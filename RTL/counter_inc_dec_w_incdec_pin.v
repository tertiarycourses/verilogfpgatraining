==> flow/design.v <==
module counter_inc_dec_w_incdec_pin
 (
   input          resetn,             
   input          clock,              
   input          enable,             
   input          inc_dec,            
   output [7:0]   count_out           
 );
reg [7:0]  r_count_out;
always @(posedge clock or negedge resetn)   
   if(~resetn)            
      r_count_out <= 8'b0;
   else if (enable == 1'b1)
      if(inc_dec == 1'b1)
         r_count_out <= r_count_out + 1;
      else
         r_count_out <= r_count_out -1;
  else
        r_count_out  <= 7'b0;
assign count_out = r_count_out;
endmodule
From RTL to reports: counter_inc_dec_w_incdec_pin
What the tools print for counter_inc_dec_w_incdec_pin, step after step.
Line numbers count from 1 in the design file above.
Cell names lack the library's common part.
A cell with -- has no value.

design
  top = counter_inc_dec_w_incdec_pin
  clock port = clock
  cell library = sky130hd
  timing corner = tt_025C_1v80

After elaboration
Source: Yosys, flattened and elaborated, memories not mapped. Widths are those after wreduce; folded enables and synchronous resets count as part of the registers. Registers that Yosys merges into a memory's read port (data or address) are not register bits. Print and check cells do not count. Equal cells are merged and count once.

word-level totals
  bits in read-only memories = 0
  memory cells = 0
  latch bits = 0
  register bits = 8
  word-level cells = 5
  input bits = 4
  RAM bits = 0
  clocked read ports x word width = 0

operators by class
  $mul = 0
  bitwise operators = 0
  muxes and demuxes = 2
  reduce/logical cells = 0
  add/subtract/negate cells = 2
  eq/ne operators = 0
  div/mod/pow operators = 0
  shifts and indexed selects = 0
  magnitude comparators = 0

operators by type and width
  cell                                               count
  2-to-1 mux 8 bit                                   2
  adder 8 x 1 -> 8 bit (second input constant)       1
  subtractor 8 x 1 -> 8 bit (second input constant)  1

Longest topological paths
Yosys ltp: most cells in a row. Word level: on the elaborated netlist, between registers, memories and ports. Mapped: between sequential cells and ports; inverters and the memories' decode and read muxes count.

depth
  word-level depth = 3
  ABC_AREA = 0
  gate-level depth with buffers = 6
  gate-level depth less buffers = 6

After synthesis
The flow's flattened synthesis, as Yosys stat reports it; memories are mapped. The netlist is that of the ABC_AREA named above (0 if unset); the other value can give another one.
Totals and module areas in this step are rounded.

cell types
  cell type  count  area in all (µm²)
  dfrtp_1    8      200.192
  ha_1       6      75.072
  a21oi_1    5      25.024
  inv_1      6      22.522
  fa_1       1      20.019
  nor3_1     4      20.019
  o21a_1     2      15.014
  o31ai_1    2      15.014
  a211oi_2   1      12.512
  nor2b_1    2      12.512
  or3_1      2      12.512
  nor2_1     3      11.261
  nand3_1    2      10.01
  o211a_1    1      10.01
  o21ai_0    2      10.01
  a21o_2     1      8.758
  xor2_1     1      8.758
  a211oi_1   1      7.507

Not listed: further types 7, cells in them 7.

mapped netlist
  mapped flip-flops = 8
  chip area (Yosys) = 543 µm²
  standard cells after synthesis = 57
  sequential part of the area = 200 µm²

Timing after synthesis
Path of least setup slack by OpenSTA after synthesis, without wires, with an ideal clock, recovery checks aside; 20% of the period is set as input and as output delay. Where synthesis merged equal registers, the netlist keeps one of their names.

path post-synthesis
  kind = input -> register
  start = input inc_dec
  end = register r_count_out[7]
  required time = 1903 ps
  arrival = 1602 ps
  path delay = 1283 ps
  stages on the path = 6
  clock period = 1980 ps
  library setup time = 77 ps
  setup slack = 301 ps
  time at the first pin = 396 ps
  synthesis period reached = 1679 ps

"path delay" is the arrival time less input delay plus setup time.
"stages on the path": output pins that drive a net of the path, with the launching flip-flop's if there is one; two outputs of one cell count as two.
"synthesis period reached" = period - worst setup slack (recovery checks aside). The figure is calculated, with input and output delays left at 20% of the set period.
The rows between start and end are the longest chain of elaborated cells between them; the timing report does not say that the signal goes this way. Where chains are equally long, one stands for them.
Each line given opens the expression or statement behind the cell; cells for indexed reads and writes are added by Yosys, which also makes memories of some case tables.
At most two assigning lines are given for a register; there are more.

between the ends, post-synthesis
  cell sequence = inv_1 -> ha_1 -> a211oi_2 -> nor3_1 -> or3_1 -> a21oi_1
  length of the longest elaborated chain = 2
  elaborated cells between the ends (all ways) = 2
  source lines of those cells = 2
  those cells by class = mux (2)

ends and longest elaborated chain, post-synthesis
  item              RTL line  source
  from (decl)       6         input          inc_dec,
  2-to-1 mux 8 bit  14        if(inc_dec == 1'b1)
  2-to-1 mux 8 bit  13        else if (enable == 1'b1)
  to (assign)       15        r_count_out <= r_count_out + 1;
  to (assign)       17        r_count_out <= r_count_out -1;
  to (decl)         9         reg [7:0]  r_count_out;

Path in the finished layout
Path of least setup slack in the final report of job 1 (OpenROAD, finished layout, wires in). Where an end is a register, its clock arrival counts in the times.
The report prints the path's times to 10 ps; the period is as set.

path after layout
  kind = input -> register
  start = input inc_dec
  end = register r_count_out[7]
  required time = 3430 ps
  library setup time = 70 ps
  arrival = 2580 ps
  setup slack = 850 ps
  clock period = 3250 ps
  time at the first pin = 650 ps
  stages on the path = 7

The rows between start and end are the longest chain of elaborated cells between them; the timing report does not say that the signal goes this way. Where chains are equally long, one stands for them.
At most two assigning lines are given for a register; there are more.

between the ends, after layout
  cell sequence = clkdlybuf4s50_1 -> inv_1 -> ha_1 -> a21oi_1 -> o31ai_1 -> or3_1 -> a21oi_1
  length of the longest elaborated chain = 2
  elaborated cells between the ends (all ways) = 2
  source lines of those cells = 2
  those cells by class = mux (2)

ends and longest elaborated chain, after layout
  item              RTL line  source
  from (decl)       6         input          inc_dec,
  2-to-1 mux 8 bit  14        if(inc_dec == 1'b1)
  2-to-1 mux 8 bit  13        else if (enable == 1'b1)
  to (assign)       15        r_count_out <= r_count_out + 1;
  to (assign)       17        r_count_out <= r_count_out -1;
  to (decl)         9         reg [7:0]  r_count_out;

Memo
Re: implementation data of counter_inc_dec_w_incdec_pin

Measured data: module counter_inc_dec_w_incdec_pin, platform sky130hd, 2 stored runs of the flow under differing settings, order arbitrary. Input and output delays are each 20% of the period that was set; the output load is 0.01 pF.
"time on the worst setup path": the worst setup path's part of the clock period (all of it between registers, 20% less for each end at a port) less its slack. A launch clock that arrives late makes it longer, a capture clock that arrives late makes it shorter.
"total power after layout": no workload was simulated; the value follows from the tool's default switching activity.
"time on the worst setup path" is given in steps of 10 ps.
The results are shown rounded.
Among the settings, -- means not set for that run.

item                                 job 1              job 2
period_ns                            3.25               2.18
CAP_MARGIN                           20                 20
CORE_MARGIN                          2                  2
CORE_UTILIZATION                     40                 25
SLEW_MARGIN                          20                 20
SETUP_SLACK_MARGIN                   --                 0.58
PLACE_DENSITY                        --                 0.43
CELL_PAD_IN_SITES_GLOBAL_PLACEMENT   --                 0
CELL_PAD_IN_SITES_DETAIL_PLACEMENT   --                 2
ABC_AREA                             --                 0
GPL_TIMING_DRIVEN                    --                 0
GPL_ROUTABILITY_DRIVEN               --                 0
MIN_ROUTING_LAYER                    --                 met2
MAX_ROUTING_LAYER                    --                 met4
time on the worst setup path (ps)    1750               1160
worst setup path type                input -> register  input -> register
std-cell area (final layout) (µm²)   694                826
utilization (%)                      54.0               41.2
full die area (µm²)                  1670               2560
total power after layout (uW)        460                783
post-synthesis cell area (µm²)       543                543
total negative slack (ps)            0                  0
worst setup slack after layout (ps)  850                585
