==> flow/design.v <==
module sync_memory
#( parameter DATA_WIDTH = 8,
             ADDR_WIDTH = 8)
 (
    input      [DATA_WIDTH-1:0]     data_in,
    input                           write_enable,
    input                           read_enable,
    input                           clk,
    input      [ADDR_WIDTH-1:0]     wr_addr,
    input      [ADDR_WIDTH-1:0]     rd_add,
    output     [DATA_WIDTH-1:0]     data_out
   );
    reg [DATA_WIDTH-1:0]  memory [0:255];   
    reg [DATA_WIDTH-1:0]  r_data_out;
    always @(posedge clk)
    begin
        if (write_enable == 1'b1)
        begin
            memory[wr_addr] <= data_in;
        end
    end
    always @(posedge clk)
    begin
        if (read_enable == 1'b1)
        begin
            r_data_out <= memory[rd_add];
        end
    end
    assign data_out = r_data_out;
endmodule
## From RTL to reports: sync_memory

The steps from the RTL of sync_memory to its reports follow in flow order.
Lines are those of the file above, counted from 1.
Library cell names are shortened.
Not given: n/a

| set-up | value |
|---|---|
| top | sync_memory |
| clock port | clk |
| standard-cell library | sky130hd |
| library corner | tt_025C_1v80 |

## Elaborated design

Yosys after proc, flatten, opt, wreduce and memory -nomap, before mapping. Enables and synchronous resets that opt folds into registers are not counted as muxes. Memory bits, and registers merged into a memory's read port (data or address), are not among the register bits. Print and check cells are not counted. Equal cells are merged and count once.
Yosys's memory passes give these memory sizes; they may raise the number of words (mostly to a power of two), join words into wider ones and drop unused or constant bits.

| cells by class | value |
|---|---|
| add/sub/neg operators | 0 |
| multiply operators | 0 |
| div/mod/pow operators | 0 |
| magnitude comparators | 0 |
| equality and inequality tests | 0 |
| shifts and indexed selects | 0 |
| mux-type cells | 3 |
| bitwise logic cells | 0 |
| reductions and logical operators | 0 |

Operators with widths:

| cell | number |
|---|---|
| two-way mux 8 bit | 2 |
| two-way mux 1 bit | 1 |

| bit counts | value |
|---|---|
| register bits | 0 |
| bits in latches | 0 |
| RAM bits | 2,048 |
| memory bits (read-only) | 0 |
| clocked read ports x word width | 8 |
| memories | 1 |
| word-level cells | 4 |

Memories:

| memory | words | width | read ports | wr ports | line | text |
|---|---|---|---|---|---|---|
| memory | 256 | 8 | 1 | 1 | 13 | `reg [DATA_WIDTH-1:0]  memory [0:255];` |

## Longest topological paths

Longest topological path by Yosys (ltp), each cell counted once; first at word level (registers and memories cut), then after technology mapping (sequential cells cut; the memories' decode and read muxes count).

| logic depth | value |
|---|---|
| depth in word-level cells | 1 |
| ABC_AREA | 0 |
| gate-level depth with buffers | 11 |
| mapped depth without buffers | 6 |

## Mapped cells and area

Yosys stat after the flow's synthesis: flattened, memories mapped to cells. It holds for the ABC_AREA given above (unset counts as 0); a run with the other value may have another netlist.
The area totals of this step are shown rounded.

Cells by type:

| type | number |
|---|---|
| edfxtp_1 | 2,056 |
| mux4_2 | 454 |
| mux2i_1 | 134 |
| nor2_1 | 282 |
| a22oi_1 | 133 |
| a21oi_1 | 96 |
| clkbuf_1 | 111 |
| o221ai_1 | 46 |
| buf_6 | 21 |
| buf_4 | 27 |
| buf_8 | 13 |
| nor2b_1 | 31 |
| o22ai_1 | 28 |
| nand3_1 | 34 |
| buf_12 | 8 |
| buf_2 | 31 |
| nor4_1 | 24 |
| nand2_1 | 33 |

Other cell types: 36; their cells: 171.

| mapped netlist | value |
|---|---|
| cell count | 3,733 |
| synthesis area | 79,640 um^2 |
| sequential area | 61,740 um^2 |
| mapped flip-flops | 2,056 |

## Timing after synthesis

Path of least setup slack by OpenSTA after synthesis, without wires, with an ideal clock, recovery checks aside; 20% of the period is set as input and as output delay. Where synthesis merged equal registers, the netlist keeps one of their names.

| path post-synthesis | value |
|---|---|
| path kind | input -> register |
| start | in rd_add[0] |
| end | reg r_data_out[2] |
| clock period | 2,570 ps |
| library setup time | 269 ps |
| arrival | 2,321 ps |
| required time | 2,301 ps |
| setup slack | -20 ps |
| delay of the path | 2,076 ps |
| stages | 9 |
| path buffers | 4 |
| period reached after synthesis | 2,590 ps |

"delay of the path" = arrival - input delay + setup time.
"stages" counts driving pins, that of a launching flip-flop among them; a cell with two outputs on the path counts twice.
"period reached after synthesis" = period - worst setup slack (recovery checks aside). The figure is calculated, with input and output delays left at 20% of the set period.

| on the way, post-synthesis | value |
|---|---|
| path through | buf_6 > buf_12 > buf_8 > buf_2 > mux4_2 > a22oi_1 > a21oi_1 > nor4_1 > nor4_2 |

Ends and longest elaborated chain, post-synthesis:

| item | line | text |
|---|---|---|
| start: declaration | 10 | `input      [ADDR_WIDTH-1:0]     rd_add,` |
| end: declaration | 14 | `reg [DATA_WIDTH-1:0]  r_data_out;` |

Chain of elaborated cells between the ends: none given.

## Timing after layout

From the final timing report of job 1: the path of least setup slack in the routed layout; clock arrival at registers is part of the times.
The report prints the path's times to 10 ps; the period is as set.

| path after layout | value |
|---|---|
| path kind | input -> register |
| start | in rd_add[5] |
| end | reg r_data_out[0] |
| clock period | 4,440 ps |
| library setup time | 170 ps |
| arrival | 4,020 ps |
| required time | 5,080 ps |
| setup slack | 1,070 ps |
| stages | 8 |
| path buffers | 4 |

| on the way, after layout | value |
|---|---|
| path through | clkdlybuf4s50_1 > buf_4 > nand2b_1 > buf_4 > nor3_1 > nor4_1 > buf_4 > nor4_2 |

Ends and longest elaborated chain, after layout:

| item | line | text |
|---|---|---|
| start: declaration | 10 | `input      [ADDR_WIDTH-1:0]     rd_add,` |
| end: declaration | 14 | `reg [DATA_WIDTH-1:0]  r_data_out;` |

Chain of elaborated cells between the ends: none given.

## Implementation results

Measured results for sync_memory: 2 stored runs of the Yosys and OpenROAD flow on sky130hd. The settings differ; the order carries no meaning. The constraints put input and output delay at 20% of the set period each and load the outputs with 0.01 pF.
"achieved clock period" is the run's clock period less its worst setup slack. It is reckoned from that one timing run; input and output delays stay at 20% of the period that was set.
"worst setup path time": the worst setup path's part of the clock period (all of it between registers, 20% less for each end at a port) less its slack. A launch clock that arrives late makes it longer, a capture clock that arrives late makes it shorter.
"overall power": no workload was simulated; the value follows from the tool's default switching activity.
"worst setup path time" is known to 10 ps.
Values from the reports are rounded here.
Among the settings, . means not set for that run.

| stored run | period_ns | CORE_UTILIZATION | SETUP_SLACK_MARGIN | PLACE_DENSITY_LB_ADDON | GPL_TIMING_DRIVEN | MIN_ROUTING_LAYER | CAP_MARGIN | CORE_MARGIN | SLEW_MARGIN | CORE_ASPECT_RATIO | CELL_PAD_IN_SITES_GLOBAL_PLACEMENT | CELL_PAD_IN_SITES_DETAIL_PLACEMENT | GPL_ROUTABILITY_DRIVEN | CTS_CLUSTER_SIZE | area of the synthesized netlist (um^2) | overall die area (um^2) | area of the standard cells in the finished layout (um^2) | post-route utilization | setup slack of the worst path (ps) | total negative slack on setup checks (ps) | post-route worst hold slack (ps) | overall power (mW) | achieved clock period (ps) | worst setup path time (ps) | worst path kind |
|---|---|---|---|---|---|---|---|---|---|---|---|---|---|---|---|---|---|---|---|---|---|---|---|---|---|
| job 1 | 4.44 | 68 | 1.02 | 0.19 | 1 | met1 | 20 | 2 | 20 | . | . | . | . | . | 79,640 | 119,900 | 89,180 | 0.767 | 1,067 | 0 | 677 | 39.22 | 3,373 | 2,480 | input -> register |
| job 2 | 1.75 | 18 | -0.01 | 0.01 | . | met2 | 5 | 4 | 20 | 0.86 | 3 | 2 | 0 | 64 | 79,640 | 453,200 | 108,100 | 0.245 | -744 | -7,084 | 215 | 117.1 | 2,494 | 2,490 | register -> register |
